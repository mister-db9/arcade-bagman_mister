==> flow/design.v <==
module db9_key_gate #(
	parameter [255:0] MASTER_ROOT = 256'h0
) (
	input              clk,
	input              cmd_db9,
	input        [5:0] byte_cnt,
	input       [15:0] io_din,
	output      [31:0] feature_mask,
	output             saturn_unlocked
);
	localparam [5:0] PAYLOAD_FIRST    = 6'd1;
	localparam [5:0] PAYLOAD_LAST     = 6'd16;
	localparam [5:0] TAG_FIRST        = 6'd17;
	localparam [5:0] TAG_LAST         = 6'd20;
	localparam       FEATURE_MASK_LSB = 192;
	reg [255:0] payload   = 0;
	reg  [63:0] tag_in    = 0;
	reg         start_sip = 0;
	always @(posedge clk) begin
		start_sip <= 1'b0;
		if (cmd_db9) begin
			if (byte_cnt >= PAYLOAD_FIRST && byte_cnt <= PAYLOAD_LAST)
				payload[(byte_cnt - PAYLOAD_FIRST) * 16 +: 16] <= io_din;
			else if (byte_cnt >= TAG_FIRST && byte_cnt <= TAG_LAST)
				tag_in[(byte_cnt - TAG_FIRST) * 16 +: 16] <= io_din;
			if (byte_cnt == TAG_LAST) start_sip <= 1'b1;
		end
	end
	wire [63:0] tag_expected;
	wire        sip_done;
	siphash24 u_sip (
		.clk   (clk),
		.start (start_sip),
		.key   (MASTER_ROOT[127:0]),
		.msg   (payload),
		.tag   (tag_expected),
		.done  (sip_done)
	);
	wire eq = ~|(tag_expected ^ tag_in);
	reg [31:0] feature_mask_r = 0;
	always @(posedge clk) begin
		if (sip_done)
			feature_mask_r <= eq ? payload[FEATURE_MASK_LSB +: 32] : 32'b0;
	end
	assign feature_mask    = feature_mask_r;
	assign saturn_unlocked = feature_mask_r[0];
endmodule
module siphash24 (
	input              clk,
	input              start,         
	input      [127:0] key,           
	input      [255:0] msg,           
	output reg  [63:0] tag = 0,       
	output reg         done = 0       
);
	reg [63:0] v0 = 0, v1 = 0, v2 = 0, v3 = 0;
	reg [2:0]  state       = 0;
	reg [2:0]  blk         = 0;   
	reg [1:0]  sip_left    = 0;   
	reg        sip_phase   = 0;   
	reg        in_finalize = 0;   
	reg [63:0] s_a1 = 0, s_b0 = 0, s_c0 = 0, s_d0 = 0;
	localparam ST_IDLE     = 3'd0;
	localparam ST_BLK_PRE  = 3'd1;   
	localparam ST_SIP      = 3'd2;   
	localparam ST_BLK_POST = 3'd3;   
	localparam ST_FIN_PRE  = 3'd4;   
	localparam ST_DONE     = 3'd5;
	wire [63:0] cur_blk =
		(blk == 3'd0) ? msg[ 63:  0] :
		(blk == 3'd1) ? msg[127: 64] :
		(blk == 3'd2) ? msg[191:128] :
		(blk == 3'd3) ? msg[255:192] :
		                {8'd32, 56'h0};
	wire [63:0] a0 = v0 + v1;
	wire [63:0] b0 = {v1[50:0], v1[63:51]} ^ a0;
	wire [63:0] a1 = {a0[31:0], a0[63:32]};
	wire [63:0] c0 = v2 + v3;
	wire [63:0] d0 = {v3[47:0], v3[63:48]} ^ c0;
	wire [63:0] a2 = s_a1 + s_d0;
	wire [63:0] d1 = {s_d0[42:0], s_d0[63:43]} ^ a2;
	wire [63:0] c1 = s_c0 + s_b0;
	wire [63:0] b1 = {s_b0[46:0], s_b0[63:47]} ^ c1;
	wire [63:0] c2 = {c1[31:0], c1[63:32]};
	always @(posedge clk) begin
		done <= 1'b0;   
		case (state)
			ST_IDLE: begin
				if (start) begin
					v0 <= key[ 63:  0] ^ 64'h736f6d6570736575;
					v1 <= key[127: 64] ^ 64'h646f72616e646f6d;
					v2 <= key[ 63:  0] ^ 64'h6c7967656e657261;
					v3 <= key[127: 64] ^ 64'h7465646279746573;
					blk   <= 3'd0;
					state <= ST_BLK_PRE;
				end
			end
			ST_BLK_PRE: begin
				v3          <= v3 ^ cur_blk;
				sip_left    <= 2'd1;              
				sip_phase   <= 1'b0;
				in_finalize <= 1'b0;
				state       <= ST_SIP;
			end
			ST_SIP: begin
				if (sip_phase == 1'b0) begin
					s_a1 <= a1; s_b0 <= b0; s_c0 <= c0; s_d0 <= d0;
					sip_phase <= 1'b1;
				end else begin
					v0 <= a2; v1 <= b1; v2 <= c2; v3 <= d1;
					sip_phase <= 1'b0;
					sip_left  <= sip_left - 2'd1;
					if (sip_left == 2'd0)
						state <= in_finalize ? ST_DONE : ST_BLK_POST;
				end
			end
			ST_BLK_POST: begin
				v0 <= v0 ^ cur_blk;
				if (blk == 3'd4) state <= ST_FIN_PRE;
				else begin blk <= blk + 3'd1; state <= ST_BLK_PRE; end
			end
			ST_FIN_PRE: begin
				v2          <= v2 ^ 64'hff;
				sip_left    <= 2'd3;              
				sip_phase   <= 1'b0;
				in_finalize <= 1'b1;
				state       <= ST_SIP;
			end
			ST_DONE: begin
				tag   <= v0 ^ v1 ^ v2 ^ v3;
				done  <= 1'b1;
				state <= ST_IDLE;
			end
			default: state <= ST_IDLE;
		endcase
	end
endmodule
======== Reports on db9_key_gate ========
What the tools print for db9_key_gate, step after step.
Line numbers count from 1 in the design file above.
Operators: Yosys type, input widths -> output width; for muxes data width and select width s.
Cell names lack the library's common part.
A cell with n/a has no value.
design
  top module .............................. db9_key_gate
  clock input ............................. clk
  standard-cell library ................... sky130hd
  corner .................................. tt_025C_1v80

======== Word level ========
Counts by Yosys on the flattened word-level netlist (proc, flatten, opt, wreduce; memories kept). Register bits leave out memories and registers merged into their read ports (data or address). Print and check cells are left out.
cells by class
  add/sub/neg operators ................... 10
  magnitude comparators ................... 4
  equality and inequality tests ........... 14
  shift operators ......................... 4
  multiplexer cells ....................... 32
  bitwise logic cells ..................... 20
  reduce/logical cells .................... 26
operators with widths
  kind                       count
  $mux 64                    12
  $xor 64x64->64             10
  $pmux 64 s3                3
  $shift 16x33->256          1
  $shift 16x33->256 const A  1
  $and 256x256->256          1
  $or 256x256->256           1
  $not 256->256              1
  $add 64x64->64             4
  $pmux 64 s2                1
  $neg 32->33                2
  $shift 16x33->64           1
  $shift 16x33->64 const A   1
  $and 64x64->64             1
  $or 64x64->64              1
  $not 64->64                1
  $reduce_or 64->1           1
  $reduce_and 3->1           7
  $mux 3                     7
  $eq 3x2->1 const B         4
  $reduce_bool 3->1          4
  $le 6x5->1 const B         2
  $pmux 3 s4                 1
  $eq 3x3->1 const B         3
  $reduce_bool 2->1          4
  $not 8->8                  1
  $sub 6x1->7 const B        1
  $sub 6x5->7 const B        1
Other operator kinds: 20; their cells: 32.
bit counts
  register bits after elaboration ......... 940
  input bits .............................. 24
  output and inout bits ................... 33
  cells after elaboration ................. 130

======== Longest topological paths ========
Yosys ltp: most cells in a row. Word level: on the elaborated netlist, between registers, memories and ports. Mapped: between sequential cells and ports; inverters and the memories' decode and read muxes count.
logic depth
  depth in word-level cells ............... 7
  ABC_AREA ................................ 0
  depth in mapped cells ................... 18
  mapped depth without buffers ............ 15

======== Synthesis result ========
Yosys stat after the flow's synthesis: flattened, memories mapped to cells. It holds for the ABC_AREA given above (unset counts as 0); a run with the other value may have another netlist.
cell types
  cell type  count  total area (um^2)
  edfxtp_1   938    2.82E+04
  mux2_2     321    3.61E+03
  xnor2_1    405    3.55E+03
  ha_1       275    3440.8
  xor2_1     393    3.44E+03
  a21oi_1    414    2.07E+03
  nand2_1    385    1.45E+03
  nor2_1     307    1.15E+03
  o21ai_0    213    1.07E+03
  a21o_1     132    990.95
  clkbuf_1   254    953.414
  nand3_1    131    655.629
  a311oi_1   68     595.571
  nand4_1    72     450.432
  o211ai_1   60     450.432
  o21bai_1   59     442.925
  inv_1      76     285.274
  a31oi_1    45     281.52
Not listed: further types 73, cells in them 602.
synthesis totals
  mapped cells ............................ 5150
  chip area (Yosys) ....................... 57671.6 um^2
  sequential part of the area ............. 28207.1 um^2
  mapped flip-flops ....................... 940
  buffers ................................. 297
By module: a second synthesis without flattening, with its own total; a netlist apart from the flattened one above.
unflattened totals
  cells (unflattened synthesis) ........... 5364
  area (unflattened synthesis) ............ 59442.0 um^2
Rows give one instance, submodules left out.
by module
  module        instances  cells  area (um^2)  sequential area (um^2)
  siphash24     1          4281   42359.4      17616.9
  db9_key_gate  1          1083   17082.6      10590.2

======== Worst setup path after synthesis ========
OpenSTA on the mapped netlist: ideal clock, no wires. The path of least setup slack (recovery checks aside). Input and output delay are each 20% of the period. Register names are those of the netlist, which keeps one name where synthesis merged equal registers.
path after synthesis
  path kind ............................... register to register
  start ................................... register u_sip.state[0]
  end ..................................... register u_sip.sip_left[0]
  period .................................. 17900 ps
  setup time .............................. 847 ps
  time at the first pin ................... 0 ps
  arrival time ............................ 12035 ps
  data required time ...................... 17053 ps
  path slack .............................. 5018 ps
  path delay .............................. 12882 ps
  stages on the path ...................... 7
  path buffers ............................ 2
  synthesis period reached ................ 12882 ps
"path delay" = arrival - input delay + setup time.
"stages on the path": output pins that drive a net of the path, with the launching flip-flop's if there is one; two outputs of one cell count as two.
"synthesis period reached" = period - worst setup slack (recovery checks aside). The figure is calculated, with input and output delays left at 20% of the set period.
Between the ends stands the longest chain of elaborated cells between them, by number of cells; it is not shown to be the way that was timed. Of several equally long chains one is given.
Each line given opens the expression or statement behind the cell; cells for indexed reads and writes are added by Yosys, which also makes memories of some case tables.
At most two assigning lines are given for a register; there are more.
Only ways into the end's enable, where the timed path ends, are counted here.
on the way, after synthesis
  cell sequence ........................... edfxtp_1 -> clkbuf_1 -> nor2_1 -> nand2_1 -> clkbuf_1 -> nor2_1 -> a31oi_1
  length of the longest elaborated chain .. 3
  elaborated cells on any way between the ends .. 6
  source lines of those cells ............. 1
  those cells by class .................... 4 x eq/ne; 2 x reduce/logical
RTL lines, path after synthesis
  item              RTL line  text
  from (decl)       57        reg [2:0] state = 0;
  from (assign)     95        state <= ST_BLK_PRE;
  from (assign)     114       state <= in_finalize ? ST_DONE : ST_BLK_POST;
  $eq 3x2->1        87        case (state)
  $ne 2x1->1        n/a
  $reduce_and 2->1  n/a
  to (assign)       100       sip_left <= 2'd1;
  to (assign)       112       sip_left <= sip_left - 2'd1;
  to (decl)         59        reg [1:0] sip_left = 0;

======== Timing after layout ========
Path of least setup slack in the final report of run 2 (OpenROAD, finished layout, wires in). Where an end is a register, its clock arrival counts in the times.
The report prints the path's times to 10 ps; the period is as set.
path post-layout
  path kind ............................... input to register
  start ................................... input byte_cnt[0]
  end ..................................... register payload[191]
  period .................................. 12800 ps
  input delay ............................. 2560 ps
  setup time .............................. 250 ps
  time at the first pin ................... 2560 ps
  arrival time ............................ 7580 ps
  data required time ...................... 13290 ps
  path slack .............................. 5700 ps
  stages on the path ...................... 14
  path buffers ............................ 1
Between the ends stands the longest chain of elaborated cells between them, by number of cells; it is not shown to be the way that was timed. Of several equally long chains one is given.
Where a signal picks the word or bit written, the line may be left out of the assigning lines.
The path ends at the data pin of a flip-flop with enable; ways to the enable are not counted.
on the way, post-layout
  cell sequence ........................... clkdlybuf4s50_1 -> inv_1 -> ha_1 -> xor2_1 -> or3_1 -> nand2b_1 -> ha_1 -> nor4b_1 -> nand3_1 -> nor4_1 -> and3_1 -> nand2_1 -> nor2_2 -> mux2_2
  length of the longest elaborated chain .. 6
  elaborated cells on any way between the ends .. 7
  source lines of those cells ............. 1
  those cells by class .................... 2 x add/sub; 2 x shift; 3 x logic
RTL lines, path post-layout
  item               RTL line  text
  from (decl)        6         input [5:0] byte_cnt,
  $sub 6x1->7        23        payload[(byte_cnt - PAYLOAD_FIRST) * 16 +: 16] <= io_din;
  $neg 32->33        23
  $shift 16x33->256  23
  $not 256->256      23
  $and 256x256->256  23
  $or 256x256->256   23
  to (decl)          16        reg [255:0] payload = 0;

==> results <==
db9_key_gate through Yosys and OpenROAD on sky130hd: 2 stored runs, unordered, with their settings and measured results. The constraints put input and output delay at 20% of the set period each and load the outputs with 0.01 pF.
"time of the worst setup path": the worst setup path's part of the clock period (all of it between registers, 20% less for each end at a port) less its slack. A launch clock that arrives late makes it longer, a capture clock that arrives late makes it shorter.
"total design power" is the tool's figure for a default switching activity; nothing was simulated.
"time of the worst setup path" is given in steps of 10 ps.

---- run 1 ----
settings
  period_ns = 11.8
  CORE_UTILIZATION = 53
  SETUP_SLACK_MARGIN = 1.53
  PLACE_DENSITY_LB_ADDON = 0.05
  CORE_ASPECT_RATIO = 0.69
  CORE_MARGIN = 9
  CELL_PAD_IN_SITES_GLOBAL_PLACEMENT = 3
  CELL_PAD_IN_SITES_DETAIL_PLACEMENT = 0
  TNS_END_PERCENT = 100
  ABC_AREA = 0
  MIN_ROUTING_LAYER = met2
  CAP_MARGIN = 20
  SLEW_MARGIN = 20
results
  not finished: placement ended with error FLW-0024

---- run 2 ----
settings
  period_ns = 12.8
  CORE_UTILIZATION = 30
  CAP_MARGIN = 20
  CORE_MARGIN = 2
  SLEW_MARGIN = 20
results
  mapped cell area after synthesis ........ 57671.6 um^2
  die size ................................ 195762.0 um^2
  standard-cell area after layout ......... 64446.8 um^2
  utilization ............................. 33.8%
  smallest setup slack .................... 5702 ps
  post-route setup TNS .................... 0 ps
  total design power ...................... 20495 µW
  time of the worst setup path ............ 4540 ps
  kind of the worst setup path ............ input to register
